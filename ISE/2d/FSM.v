==> flow/design.v <==
`timescale 1ns / 1ps
module FSM #(parameter M = 8)(RxDone,AndDone,TxDone,RstFSM,clk,RxEn,SetReceive,RstUART,AndEnable,SetTransmit,TxEn,RstReceive,RstTransmit,Triger);
    input RxDone,AndDone,TxDone,RstFSM,clk; 
    output reg RxEn,SetReceive,RstUART,AndEnable,SetTransmit,TxEn,RstReceive,RstTransmit;
	output reg Triger = 1'b0;
	reg [3:0] State = 4'b0000;
	reg [7:0] cnt = 8'b0;
	reg [3:0] delay = 4'b0;
	reg flag = 1'b0;
	parameter  S0 = 4'b0000, S1 = 4'b0001, S2 = 4'b0010, S3 = 4'b0011, S4 = 4'b0100, S5 = 4'b0101, S6 = 4'b0110, S7 = 4'b0111, S8 = 4'b1000, S9 = 4'b1001; 
	always @ (posedge clk or negedge RstFSM)			
	begin
		if(RstFSM == 0)
		begin
		State = S0;
		end
		else if(State == S0)
		begin
		RxEn = 1;
		TxEn = 0;
		RstReceive = 0;
		RstTransmit = 0;
		RstUART = 0;
		cnt = 0;
		SetReceive = 1;
		SetTransmit = 1;
		AndEnable = 0;
		State = S1;
		end
		else if((State == S1 || State == S3) && RxDone) 
		begin
		SetReceive = 0;
		RstUART = 0;
		cnt = cnt + 1;
		State = S3;
		end
		else if(State == S1)
		begin
		RstReceive = 1;
		RstTransmit = 1;
		RstUART = 1;
		end
		else if(State == S3 && cnt >= (M/8)) 
		begin
		RstUART = 1;
		if(delay < 10)
		begin
		delay = delay+1;
		if (flag == 0)
		begin
		Triger = 1;
		flag = 1;
		end
		else
		begin
		Triger = 0;
		end
		end
		else
		begin
		AndEnable = 1;
		cnt = 0;
		delay = 0;
		State = S4;
		end
		end
		else if(State == S3) 
		begin
		SetReceive = 1;
		RstUART = 1;
		end
		else if(State == S4 && AndDone) 
		begin
		AndEnable = 0;
		flag=0;
		State = S0;
		end
	end	
endmodule
From RTL to reports: FSM
Tool output for the design above, in the order of the flow.
Lines are those of the file above, counted from 1.
Cell names lack the library's common part.
Not given: -
- top: FSM
- clock: clk
- cell library: sky130hd
- corner: tt_025C_1v80

After elaboration
Counts by Yosys on the flattened word-level netlist (proc, flatten, opt, wreduce; memories kept). Register bits leave out memories and registers merged into their read ports (data or address). Print and check cells are left out. Cells with the same type and inputs are merged into one.
- flip-flop bits (word level) at 22
- input bits at 5
- output and inout bits at 9
- elaborated cells: 80
- $add $sub $neg at 2
- $lt $le $gt $ge at 2
- eq/ne operators at 14
- noted multiplexer cells: 28
- bitwise logic cells: 3
- reductions and logical operators at 22
- operator list (cell ; number):
    2-to-1 mux 8 bit ; 4
    2-to-1 mux 4 bit ; 7
    2-to-1 mux 1 bit ; 17
    != test 3 bit (second input constant) ; 5
    AND reduction 4 bit ; 3
    AND reduction 6 bit ; 2
    nonzero test 3 bit ; 3
    != test 4 bit (second input constant) ; 2
    adder 8 x 1 -> 8 bit (second input constant) ; 1
    >= comparator 8 x 1 -> 1 bit (second input constant) ; 1
    AND reduction 7 bit ; 1
    AND reduction 5 bit ; 1
    nonzero test 5 bit ; 1
    != test 2 x 1 -> 1 bit (second input constant) ; 2
    != test 2 bit (second input constant) ; 2
    nonzero test 2 bit ; 2
    adder 4 x 1 -> 4 bit (second input constant) ; 1
    == test 4 x 1 -> 1 bit (second input constant) ; 1
    == test 4 x 2 -> 1 bit (second input constant) ; 1
    == test 4 x 3 -> 1 bit (second input constant) ; 1
    less-than comparator 4 bit (second input constant) ; 1
    zero test 4 bit ; 1
    nonzero test 4 bit ; 1
    logical AND 1 bit ; 3
    inverter 1 bit ; 3
    AND reduction 3 bit ; 1
    AND reduction 2 bit ; 1
    OR reduction 2 bit ; 1
    logical OR 1 bit ; 1

Logic depth
Depth = most cells in a row (Yosys ltp): at word level without a register or memory, in the mapped netlist without a sequential cell, where the memories' decode and read muxes count.
- word-level depth: 8
- noted ABC_AREA: 0
- depth in mapped cells: 5
- depth with buffers taken out at 5

Synthesis result
Yosys stat after the flow's synthesis: flattened, memories mapped to cells. It holds for the ABC_AREA given above (unset counts as 0); a run with the other value may have another netlist.
- mapped cells at 102
- cell area after synthesis at 1154.9 um^2
- area of sequential cells at 615.6 um^2
- flip-flops at 21
- buffer cells at 5
- cell types (cell type ; number ; total area (um^2)):
    edfxtp_1 ; 18 ; 540.518
    dfrtp_1 ; 3 ; 75.072
    ha_1 ; 4 ; 50.048
    inv_1 ; 10 ; 37.536
    nor2_1 ; 10 ; 37.536
    o21ai_0 ; 7 ; 35.034
    buf_4 ; 4 ; 30.029
    a21oi_1 ; 5 ; 25.024
    nand3_1 ; 5 ; 25.024
    nor4b_4 ; 1 ; 23.773
    nor4_4 ; 1 ; 21.27
    and2_1 ; 3 ; 18.768
    or3_1 ; 3 ; 18.768
    o31a_1 ; 2 ; 17.517
    xnor2_1 ; 2 ; 17.517
    xor2_1 ; 2 ; 17.517
    a211oi_2 ; 1 ; 12.512
    and3_1 ; 2 ; 12.512
Not listed: further types 17, cells in them 19.

Path before layout
OpenSTA on the mapped netlist: ideal clock, no wires. The path of least setup slack (recovery checks aside). Input and output delay are each 20% of the period. Register names are those of the netlist, which keeps one name where synthesis merged equal registers.
- path type: reg2reg
- start point: register cnt[0]
- end point: register cnt[0]
- clock period: 2330 ps
- library setup time: 281 ps
- launch time at the first pin at 0 ps
- noted arrival: 1487 ps
- required time: 2049 ps
- noted slack: 562 ps
- path delay: 1768 ps
- noted stages on the path: 5
- path buffers at 0
- period reached after synthesis at 1768 ps
"path delay" is the arrival time less input delay plus setup time.
"stages on the path" counts driving pins, that of a launching flip-flop among them; a cell with two outputs on the path counts twice.
"period reached after synthesis" = period - worst setup slack (recovery checks aside). The figure is calculated, with input and output delays left at 20% of the set period.
The rows between start and end are the longest chain of elaborated cells between them; the timing report does not say that the signal goes this way. Where chains are equally long, one stands for them.
Each line given opens the expression or statement behind the cell; cells for indexed reads and writes are added by Yosys, which also makes memories of some case tables.
At most two assigning lines are given for a register; there are more.
The path ends at the enable pin of a flip-flop; only ways to that pin are counted.
- cell sequence: edfxtp_1 > ha_1 > nor4b_4 > a211oi_2 > o31a_1
- length of the longest elaborated chain at 4
- noted elaborated cells on any way between the ends: 4
- source lines of those cells: 1
- classes of those cells: compare (1); reduce/logical (3)
- ends and longest elaborated chain, post-synthesis (element ; line ; text):
    start, declared ; 7 ; reg [7:0] cnt = 8'b0;
    start, assigned ; 24 ; cnt = 0;
    start, assigned ; 34 ; cnt = cnt + 1;
    >= comparator 8 x 1 -> 1 bit ; 43 ; else if(State == S3 && cnt >= (M/8))
    logical AND 1 bit ; 43 ;
    nonzero test 3 bit ; - ;
    AND reduction 4 bit ; - ;
    end, assigned ; 24 ;
    end, assigned ; 34 ;
    end, declared ; 7 ;

Path in the finished layout
From the final timing report of stored run 1: the path of least setup slack in the routed layout; clock arrival at registers is part of the times.
The report prints the path's times to 10 ps; the period is as set.
- path type: reg2reg
- start point: register cnt[0]
- end point: register cnt[5]
- clock period: 2910 ps
- library setup time: 280 ps
- launch time at the first pin at 260 ps
- noted arrival: 1970 ps
- required time: 2880 ps
- noted slack: 920 ps
- noted stages on the path: 5
- path buffers at 0
The rows between start and end are the longest chain of elaborated cells between them; the timing report does not say that the signal goes this way. Where chains are equally long, one stands for them.
At most two assigning lines are given for a register; there are more.
The path ends at the enable pin of a flip-flop; only ways to that pin are counted.
- cell sequence: edfxtp_1 > ha_1 > nor4b_4 > a211oi_2 > o31a_1
- length of the longest elaborated chain at 4
- noted elaborated cells on any way between the ends: 4
- source lines of those cells: 1
- classes of those cells: compare (1); reduce/logical (3)
- ends and longest elaborated chain, post-layout (element ; line ; text):
    start, declared ; 7 ; reg [7:0] cnt = 8'b0;
    start, assigned ; 24 ; cnt = 0;
    start, assigned ; 34 ; cnt = cnt + 1;
    >= comparator 8 x 1 -> 1 bit ; 43 ; else if(State == S3 && cnt >= (M/8))
    logical AND 1 bit ; 43 ;
    nonzero test 3 bit ; - ;
    AND reduction 4 bit ; - ;
    end, assigned ; 24 ;
    end, assigned ; 34 ;
    end, declared ; 7 ;

# Flow runs of FSM

Measured results for FSM: 2 stored runs of the Yosys and OpenROAD flow on sky130hd. The settings differ; the order carries no meaning. The constraints put input and output delay at 20% of the set period each and load the outputs with 0.01 pF.
"period reached": clock period set for the run, less the worst setup slack. It is reckoned from that one timing run; input and output delays stay at 20% of the period that was set.
"time used up by the worst setup path": the worst setup path's part of the clock period (all of it between registers, 20% less for each end at a port) less its slack. A launch clock that arrives late makes it longer, a capture clock that arrives late makes it shorter.
"time used up by the worst setup path" is known to 10 ps.

Stored run 1

==> flow/run.sh <==
#!/bin/bash
# the make line also repeats the synthesis and layout settings of config.mk as NAME=value (left out here)
make -C /OpenROAD-flow-scripts/flow DESIGN_CONFIG=/design/flow/config.mk WORK_HOME=/design/flow/orfs CLKGATE_MAP_FILE= finish
==> flow/config.mk <==
export PLATFORM = sky130hd
export DESIGN_NAME = FSM
export DESIGN_NICKNAME = FSM
export VERILOG_FILES = /design/flow/design.v
export SDC_FILE = /design/flow/constraint.sdc
export NUM_CORES = 4
export LEC_CHECK = 0
export ABC_AREA = 0
export CAP_MARGIN = 20
export CELL_PAD_IN_SITES_GLOBAL_PLACEMENT = 1
export CORE_MARGIN = 2
export CORE_UTILIZATION = 23
export CTS_CLUSTER_DIAMETER = 326
export CTS_CLUSTER_SIZE = 49
export PLACE_DENSITY = 0.73
export SETUP_SLACK_MARGIN = 0.26
export SLEW_MARGIN = 20
==> flow/constraint.sdc <==
create_clock -name core_clock -period 2.91 [get_ports {clk}]
set_input_delay 0.5820 -clock core_clock [delete_from_list [all_inputs] [get_ports {clk}]]
set_output_delay 0.5820 -clock core_clock [all_outputs]
set_load 0.01 [all_outputs]

Measured in stored run 1:
- time used up by the worst setup path: 1990 ps
- critical path kind: reg2reg
- period reached at 1992 ps
- noted the smallest hold slack: 511 ps
- standard-cell area of the final layout at 1343.8 um^2
- noted the area of the die: 5604.0 um^2
- noted the worst slack on setup checks: 918 ps
- noted the chip area after synthesis (Yosys): 1154.9 um^2
- noted the utilization after routing: 28.1%

Stored run 2

==> flow/run.sh <==
#!/bin/bash
# the make line also repeats the synthesis and layout settings of config.mk as NAME=value (left out here)
make -C /OpenROAD-flow-scripts/flow DESIGN_CONFIG=/design/flow/config.mk WORK_HOME=/design/flow/orfs CLKGATE_MAP_FILE= finish
==> flow/config.mk <==
export PLATFORM = sky130hd
export DESIGN_NAME = FSM
export DESIGN_NICKNAME = FSM
export VERILOG_FILES = /design/flow/design.v
export SDC_FILE = /design/flow/constraint.sdc
export NUM_CORES = 4
export LEC_CHECK = 0
export CAP_MARGIN = 0
export CELL_PAD_IN_SITES_GLOBAL_PLACEMENT = 2
export CORE_MARGIN = 2
export CORE_UTILIZATION = 62
export CTS_CLUSTER_SIZE = 10
export GPL_ROUTABILITY_DRIVEN = 0
export MAX_ROUTING_LAYER = met4
export PLACE_DENSITY_LB_ADDON = 0.22
export SLEW_MARGIN = 20
export TNS_END_PERCENT = 35
==> flow/constraint.sdc <==
create_clock -name core_clock -period 1.62 [get_ports {clk}]
set_input_delay 0.3240 -clock core_clock [delete_from_list [all_inputs] [get_ports {clk}]]
set_output_delay 0.3240 -clock core_clock [all_outputs]
set_load 0.01 [all_outputs]

Stored run 2: unfinished; error FLW-0024 in placement.
